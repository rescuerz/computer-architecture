==> flow/design.v <==
`timescale 1ns / 1ps
module debug_ctrl (
    input clk, rst,
    input debug_clk,
    input wire en,
    input wire [31:0] debug_data,
    input wire [31:0] wb_pc,
    input wire [31:0] wb_inst,
    input wire [31:0] mem_addr,
    input wire [31:0] mem_data,
    input wire uart_busy,
    output wire [4:0] debug_addr,
    output wire [7:0] sim_uart_char,
    output wire sim_uart_char_valid
);
    localparam STR_X = "x";
    localparam STR_PC = "PC_WB  ";
    localparam STR_INST = "INST   ";
    localparam STR_CUST0 = "CUSTOM0"; 
    localparam STR_CUST1 = "CUSTOM1";
    localparam STR_COLON = "=0x";
    localparam BEAT_REG = 15;  
    localparam NUM_REG = 32; 
    localparam BEAT_CUST = 19;   
    localparam NUM_CUST_SIG = 4;  
    wire [31:0] cust_sig_list [0:31];
    assign cust_sig_list[0] = wb_pc;
    assign cust_sig_list[1] = wb_inst;
    assign cust_sig_list[2] = mem_addr;
    assign cust_sig_list[3] = mem_data;
    wire[55:0] cust_name_list [0:31];
    assign cust_name_list[0] = STR_PC;
    assign cust_name_list[1] = STR_INST;
    assign cust_name_list[2] = "MEMADDR";
    assign cust_name_list[3] = "MEMDATA";
    reg[4:0] cust_counter;   
    localparam CNT_REG = NUM_REG-1;
    localparam CNT_CUST = NUM_CUST_SIG - 1;
    localparam sIDLE = 2'b00;
    localparam sREG = 2'b01;   
    localparam sCUST = 2'b10;  
    wire[7:0] ascii_char [0:7];  
    wire[63:0] ascii_buffer;
    wire[20*8-1:0] str_buffer;  
    wire[7:0] char_array [0:BEAT_CUST];
    reg[1:0] state;
    reg[4:0] reg_counter;
    reg[4:0] beat_counter;
    reg start;  
    reg done;   
    wire reg_cnt_full = reg_counter == CNT_REG;
    wire reg_beat_full = beat_counter == BEAT_REG;
    wire cust_cnt_full = cust_counter == CNT_CUST;
    wire cust_beat_full = beat_counter == BEAT_CUST;
    wire reg_beat_done = reg_beat_full && sim_uart_char_valid;
    wire cust_beat_done = cust_beat_full && sim_uart_char_valid;
    wire reg_trans_done = reg_cnt_full && reg_beat_done;
    wire cust_trans_done = cust_cnt_full && cust_beat_done;
    always@(posedge clk) begin
        if(rst) begin
            start <= 0;
            done <= 0;
        end else begin
            if (debug_clk && done==0 && en) begin
                start <= 1;
                done <= 1;
            end else if (done==1) begin
                start <= 0;
                done <= debug_clk ? done : 0;
            end
        end
    end
    always@(posedge clk) begin
        if(rst) begin
            state <= sIDLE;
        end else begin
            if (start) begin 
                if(state == sIDLE)begin
                    state <= sREG;
                end      
            end else begin
                case(state)
                    sREG: begin
                        state <= reg_trans_done ? sCUST : state;
                    end
                    sCUST: begin
                        state <= cust_trans_done ? sIDLE : state; 
                    end
                    default: begin
                        state <= state;
                    end
                endcase 
            end
        end
    end
    always@(posedge clk) begin
        if(rst) begin
            reg_counter <= 5'd1;
            beat_counter <= 5'd0;
            cust_counter <= 0;
        end else begin 
            case(state)
                sREG: begin
                    reg_counter <= reg_beat_done ? 
                                   reg_cnt_full ? 5'd1 : reg_counter + 1 
                                   : reg_counter;
                    beat_counter <= reg_beat_done ? 0 :
                                   uart_busy ? beat_counter : beat_counter + 1;
                end
                sCUST: begin
                    cust_counter <= cust_beat_done ? 
                                  cust_cnt_full ? 0 : cust_counter + 1 
                                  : cust_counter;
                    beat_counter <= cust_beat_done ? 0 :
                                   uart_busy ? beat_counter : beat_counter + 1;
                end
                default: begin
                    reg_counter <= 5'd1;
                    beat_counter <= 5'd0;
                    cust_counter <= 0;
                end
            endcase
        end
    end
    assign debug_addr = reg_counter;
    wire[31:0] sig_cust = cust_sig_list[cust_counter];  
    wire[31:0] debug_sig = state == sREG ? debug_data :
                           state == sCUST ? sig_cust : 0;
    wire[23:0] reg_name = {STR_X, num2str_dec(reg_counter)};   
    wire[55:0] cust_name = cust_name_list[cust_counter];       
    genvar i;
    generate for(i = 0; i < 8; i = i + 1)
    	begin : ascii_enc
    		assign ascii_char[i] = { num2str_hex(debug_sig[4*i+3 : 4*i]) };
    	end
    endgenerate
    assign ascii_buffer = {ascii_char[7],ascii_char[6],ascii_char[5],ascii_char[4],
                           ascii_char[3],ascii_char[2],ascii_char[1],ascii_char[0]};
    assign str_buffer = state == sREG ? {reg_name, STR_COLON, ascii_buffer, "\n",8'h0d, 32'd0}:
                        state == sCUST  ? {cust_name, STR_COLON, ascii_buffer, "\n",8'h0d} : 0;
    generate for(i = 0; i < 20; i = i + 1)
    	begin : buffer2array
    		assign char_array[i] = str_buffer[(BEAT_CUST-i)*8+7:(BEAT_CUST-i)*8];
    	end
    endgenerate
    assign sim_uart_char = char_array[beat_counter];
    assign sim_uart_char_valid = (state != sIDLE) & (~uart_busy);
    function [7:0] num2str_hex;
		input [3:0] number;
		begin
			if (number < 10)
				num2str_hex = "0" + number;
			else
				num2str_hex = "A" - 10 + number;
		end
	endfunction
    function [15:0] num2str_dec;
		input [5:0] number;
		begin
			if (number < 10)
				num2str_dec = {"0","0" + number};
            else if (number < 20)
                num2str_dec = {"1","0" + (number - 5'd10)};
            else if (number < 30)
                num2str_dec = {"2","0" + (number - 5'd20)};
			else
				num2str_dec = {"3","0" + (number - 5'd30)};
		end
	endfunction
endmodule
==> From RTL to reports: debug_ctrl <==
What the tools print for debug_ctrl, step after step.
Line numbers count from 1 in the design file above.
Operators carry their Yosys type and port widths (W data, S select, Z words).
Cell names lack the library's common part.
{ "setup": {"top": "debug_ctrl", "clock": "clk", "cell_library": "sky130hd", "pvt_corner": "tt_025C_1v80"} }

==> Elaborated design <==
Source: Yosys, flattened and elaborated, memories not mapped. Widths are those after wreduce. Registers that Yosys merges into a memory's read port (data or address) are not register bits. Print and check cells do not count. Equal cells are merged and count once.
{ "word_totals": {"ramBits": 0, "out_inout_bits": 14, "memories": 0, "latch_bits": 0, "word_cells": 159, "clocked_rd_ports_x_width": 0, "register_bits": 19, "mem_bits_ro": 0} }
{ "op_classes": {"cmp": 11, "div": 0, "shift": 0, "reduce_logical": 15, "logic": 5, "n_mux": 38, "mul": 0, "n_addsub": 26, "eq_ne": 58} }
{ "op_table": {"columns": ["op", "count"], "rows": [
  ["$pmux W56 S32", 1],
  ["$pmux W32 S32", 1],
  ["$mux W160", 2],
  ["$pmux W8 S20", 1],
  ["$add A6 B4 Y7 const A", 16],
  ["$eq A5 B5 Y1 const B", 21],
  ["$eq A5 B4 Y1 const B", 16],
  ["$mux W32", 2],
  ["$mux W7", 8],
  ["$eq A5 B3 Y1 const B", 8],
  ["$mux W5", 7],
  ["$lt A4 B4 Y1 const B", 8],
  ["$pmux W5 S2", 3],
  ["$add A7 B6 Y8 const A", 3],
  ["$eq A5 B2 Y1 const B", 4],
  ["$mux W10", 2],
  ["$add A5 B1 Y5 const B", 3],
  ["$sub A5 B5 Y6 const B", 2],
  ["$eq A5 B1 Y1 const B", 2],
  ["$lt A5 B5 Y1 const B", 2],
  ["$logic_not A5 Y1", 2],
  ["$mux W9", 1],
  ["$mux W2", 4],
  ["$add A6 B5 Y7 const A", 1],
  ["$logic_and A1 B1 Y1", 6],
  ["$ne A3 B3 Y1 const B", 2],
  ["$sub A5 B4 Y6 const B", 1],
  ["$lt A5 B4 Y1 const B", 1]
]} }
Not listed: further kinds 13, cells in them 23.

==> Depth <==
Depth = most cells in a row (Yosys ltp): at word level without a register or memory, in the mapped netlist without a sequential cell, where the memories' decode and read muxes count.
{ "depth": {"ltp_word": 9, "abc_area": 0, "depth_mapped": 17} }

==> Netlist <==
Yosys stat after the flow's synthesis: flattened, memories mapped to cells. It holds for the ABC_AREA given above (unset counts as 0); a run with the other value may have another netlist.
{ "mapped": {"ffs": 19, "sequential_area_mm2": 0.0003804, "synth_area_mm2": 0.0050123, "buf_cells": 63, "cell_count": 755} }
{ "types": {"columns": ["cell", "count", "type_area_um2"], "rows": [
  ["dfxtp_1", 19, 380.365],
  ["ha_1", 29, 362.848],
  ["nand2_1", 76, 285.274],
  ["a21oi_1", 55, 275.264],
  ["o21ai_0", 51, 255.245],
  ["nor2_1", 61, 228.97],
  ["a222oi_1", 19, 190.182],
  ["clkbuf_1", 44, 165.158],
  ["nor3_1", 31, 155.149],
  ["nand3_1", 24, 120.115],
  ["a31oi_1", 19, 118.864],
  ["and3_1", 19, 118.864],
  ["o22ai_1", 17, 106.352],
  ["a221oi_1", 12, 105.101],
  ["a22oi_1", 14, 105.101],
  ["and2_1", 16, 100.096],
  ["xnor2_1", 10, 87.584],
  ["mux2i_1", 8, 80.077]
]} }
Not listed: further types 58, cells in them 231.

==> Timing after synthesis <==
OpenSTA on the mapped netlist: ideal clock, no wires. The path of least setup slack (recovery checks aside). Input and output delay are each 20% of the period. Register names are those of the netlist, which keeps one name where synthesis merged equal registers.
{ "synth_path": {"path_type": "flip-flop to output port", "startpoint": "reg state[1]", "endpoint": "out sim_uart_char[6]", "path_stages": 17, "delay_ns": 3.114, "output_delay_ns": 0.764, "n_path_buf": 4, "tclk_ns": 3.82, "setup_slack_ns": -0.058, "t_first_pin_ns": 0.000, "arrival_time_ns": 3.114, "required_ns": 3.056, "synth_period_reached_ns": 3.878} }
"delay_ns" = arrival - input delay + setup time.
At an output port there is no setup time.
"path_stages": output pins that drive a net of the path, with the launching flip-flop's if there is one; two outputs of one cell count as two.
"synth_period_reached_ns" is the clock period less the worst setup slack; recovery checks do not enter. This is arithmetic on one report: input and output delays are still those of the set period (20% each).
The rows between start and end are the longest chain of elaborated cells between them; the timing report does not say that the signal goes this way. Where chains are equally long, one stands for them.
Each line given opens the expression or statement behind the cell; cells for indexed reads and writes are added by Yosys, which also makes memories of some case tables.
A register here has more assigning lines than the two given.
{ "synth_via": {"cell_sequence": "dfxtp_1 -> inv_1 -> ha_1 -> nand2b_1 -> clkbuf_1 -> buf_2 -> clkbuf_1 -> buf_2 -> a2bb2oi_1 -> ha_1 -> inv_1 -> o31ai_1 -> nand2_1 -> a31oi_1 -> a21oi_1 -> a311oi_1 -> a41oi_1", "elab_chain_cells": 8, "cone_cells": 39} }
{ "synth_lines": {"columns": ["element", "line_no", "text"], "rows": [
  ["start, declared", 46, "reg[1:0] state;"],
  ["start, assigned", 75, "state <= sIDLE;"],
  ["start, assigned", 79, "state <= sREG;"],
  ["$eq A2 B2 Y1", 128, "state == sCUST ? sig_cust : 0;"],
  ["$mux W32", 128, null],
  ["$mux W32", 127, "wire[31:0] debug_sig = state == sREG ? debug_data :"],
  ["$add A6 B4 Y7", 154, "num2str_hex = \"A\" - 10 + number;"],
  ["$mux W7", 151, "if (number < 10)"],
  ["$mux W160", 140, "state == sCUST  ? {cust_name, STR_COLON, ascii_buffer, \"\\n\",8'h0d} : 0;"],
  ["$mux W160", 139, "assign str_buffer = state == sREG ? {reg_name, STR_COLON, ascii_buffer, \"\\n\",8'h0d, 32'd0}:"],
  ["$pmux W8 S20", 146, "assign sim_uart_char = char_array[beat_counter];"],
  ["end, declared", 13, "output wire [7:0] sim_uart_char,"]
]} }

==> Timing after layout <==
Path of least setup slack in the final report of stored run 2 (OpenROAD, finished layout, wires in). Where an end is a register, its clock arrival counts in the times.
{ "layout_path": {"path_type": "input port to output port", "startpoint": "in wb_pc[0]", "endpoint": "out sim_uart_char[6]", "input_delay_ns": 0.87, "path_stages": 13, "arrival_time_ns": 3.54, "output_delay_ns": 0.87, "n_path_buf": 3, "tclk_ns": 4.34, "t_first_pin_ns": 0.87, "setup_slack_ns": -0.06, "required_ns": 3.47} }
The rows between start and end are the longest chain of elaborated cells between them; the timing report does not say that the signal goes this way. Where chains are equally long, one stands for them.
{ "layout_via": {"cell_sequence": "clkdlybuf4s50_1 -> a221oi_2 -> a2bb2oi_2 -> ha_2 -> inv_1 -> o31a_1 -> o31a_1 -> buf_4 -> a32oi_1 -> nor2_1 -> a311oi_1 -> a41oi_1 -> buf_2", "elab_chain_cells": 8, "cone_cells": 10, "lines_between": 9} }
{ "layout_lines": {"columns": ["element", "line_no", "text"], "rows": [
  ["start, declared", 7, "input wire [31:0] wb_pc,"],
  ["$pmux W32 S32", 126, "wire[31:0] sig_cust = cust_sig_list[cust_counter];"],
  ["$mux W32", 128, "state == sCUST ? sig_cust : 0;"],
  ["$mux W32", 127, "wire[31:0] debug_sig = state == sREG ? debug_data :"],
  ["$add A6 B4 Y7", 154, "num2str_hex = \"A\" - 10 + number;"],
  ["$mux W7", 151, "if (number < 10)"],
  ["$mux W160", 140, "state == sCUST  ? {cust_name, STR_COLON, ascii_buffer, \"\\n\",8'h0d} : 0;"],
  ["$mux W160", 139, "assign str_buffer = state == sREG ? {reg_name, STR_COLON, ascii_buffer, \"\\n\",8'h0d, 32'd0}:"],
  ["$pmux W8 S20", 146, "assign sim_uart_char = char_array[beat_counter];"],
  ["end, declared", 13, "output wire [7:0] sim_uart_char,"]
]} }

Settings and measured results of 2 stored flow runs for module debug_ctrl (sky130hd), not sorted in any way. The constraints put input and output delay at 20% of the set period each and load the outputs with 0.01 pF.
"achieved_period_ns" = clock period - worst setup slack. The figure is calculated, with input and output delays left at 20% of the set period.
"worst_path_time_ns": the worst setup path's part of the clock period (all of it between registers, 20% less for each end at a port) less its slack. A launch clock that arrives late makes it longer, a capture clock that arrives late makes it shorter.
By "power_mw" is meant OpenSTA's value without simulated activity: inputs other than the clock are taken to toggle once in ten clock periods, and the tool carries that through the logic.
[
  {
    "run": "stored run 1",
    "settings": { "period_ns": 5.31, "CORE_UTILIZATION": 61, "SETUP_SLACK_MARGIN": -0.44, "PLACE_DENSITY_LB_ADDON": 0.17, "CELL_PAD_IN_SITES_GLOBAL_PLACEMENT": 1, "CELL_PAD_IN_SITES_DETAIL_PLACEMENT": 2, "GPL_TIMING_DRIVEN": 1, "GPL_ROUTABILITY_DRIVEN": 1, "CTS_CLUSTER_DIAMETER": 265, "CAP_MARGIN": 40, "CORE_MARGIN": 2, "SLEW_MARGIN": 20 },
    "outcome": "unfinished; error FLW-0024 in placement"
  },
  {
    "run": "stored run 2",
    "settings": { "period_ns": 4.34, "SETUP_SLACK_MARGIN": -0.05, "CAP_MARGIN": 20, "CORE_MARGIN": 2, "CORE_UTILIZATION": 40, "SLEW_MARGIN": 20 },
    "results": { "synthesis_area_mm2": 0.0050123, "total_die_area_mm2": 0.0134421, "final_stdcell_area_mm2": 0.0085082, "util_frac": 0.702, "worstSetupSlack_ns": -0.065, "setupTns_ns": -0.101, "hold_ws_ns": 0.439, "power_mw": 1.149, "achieved_period_ns": 4.405, "worst_path_time_ns": 2.67, "worst_setup_path_type": "input port to output port" }
  }
]
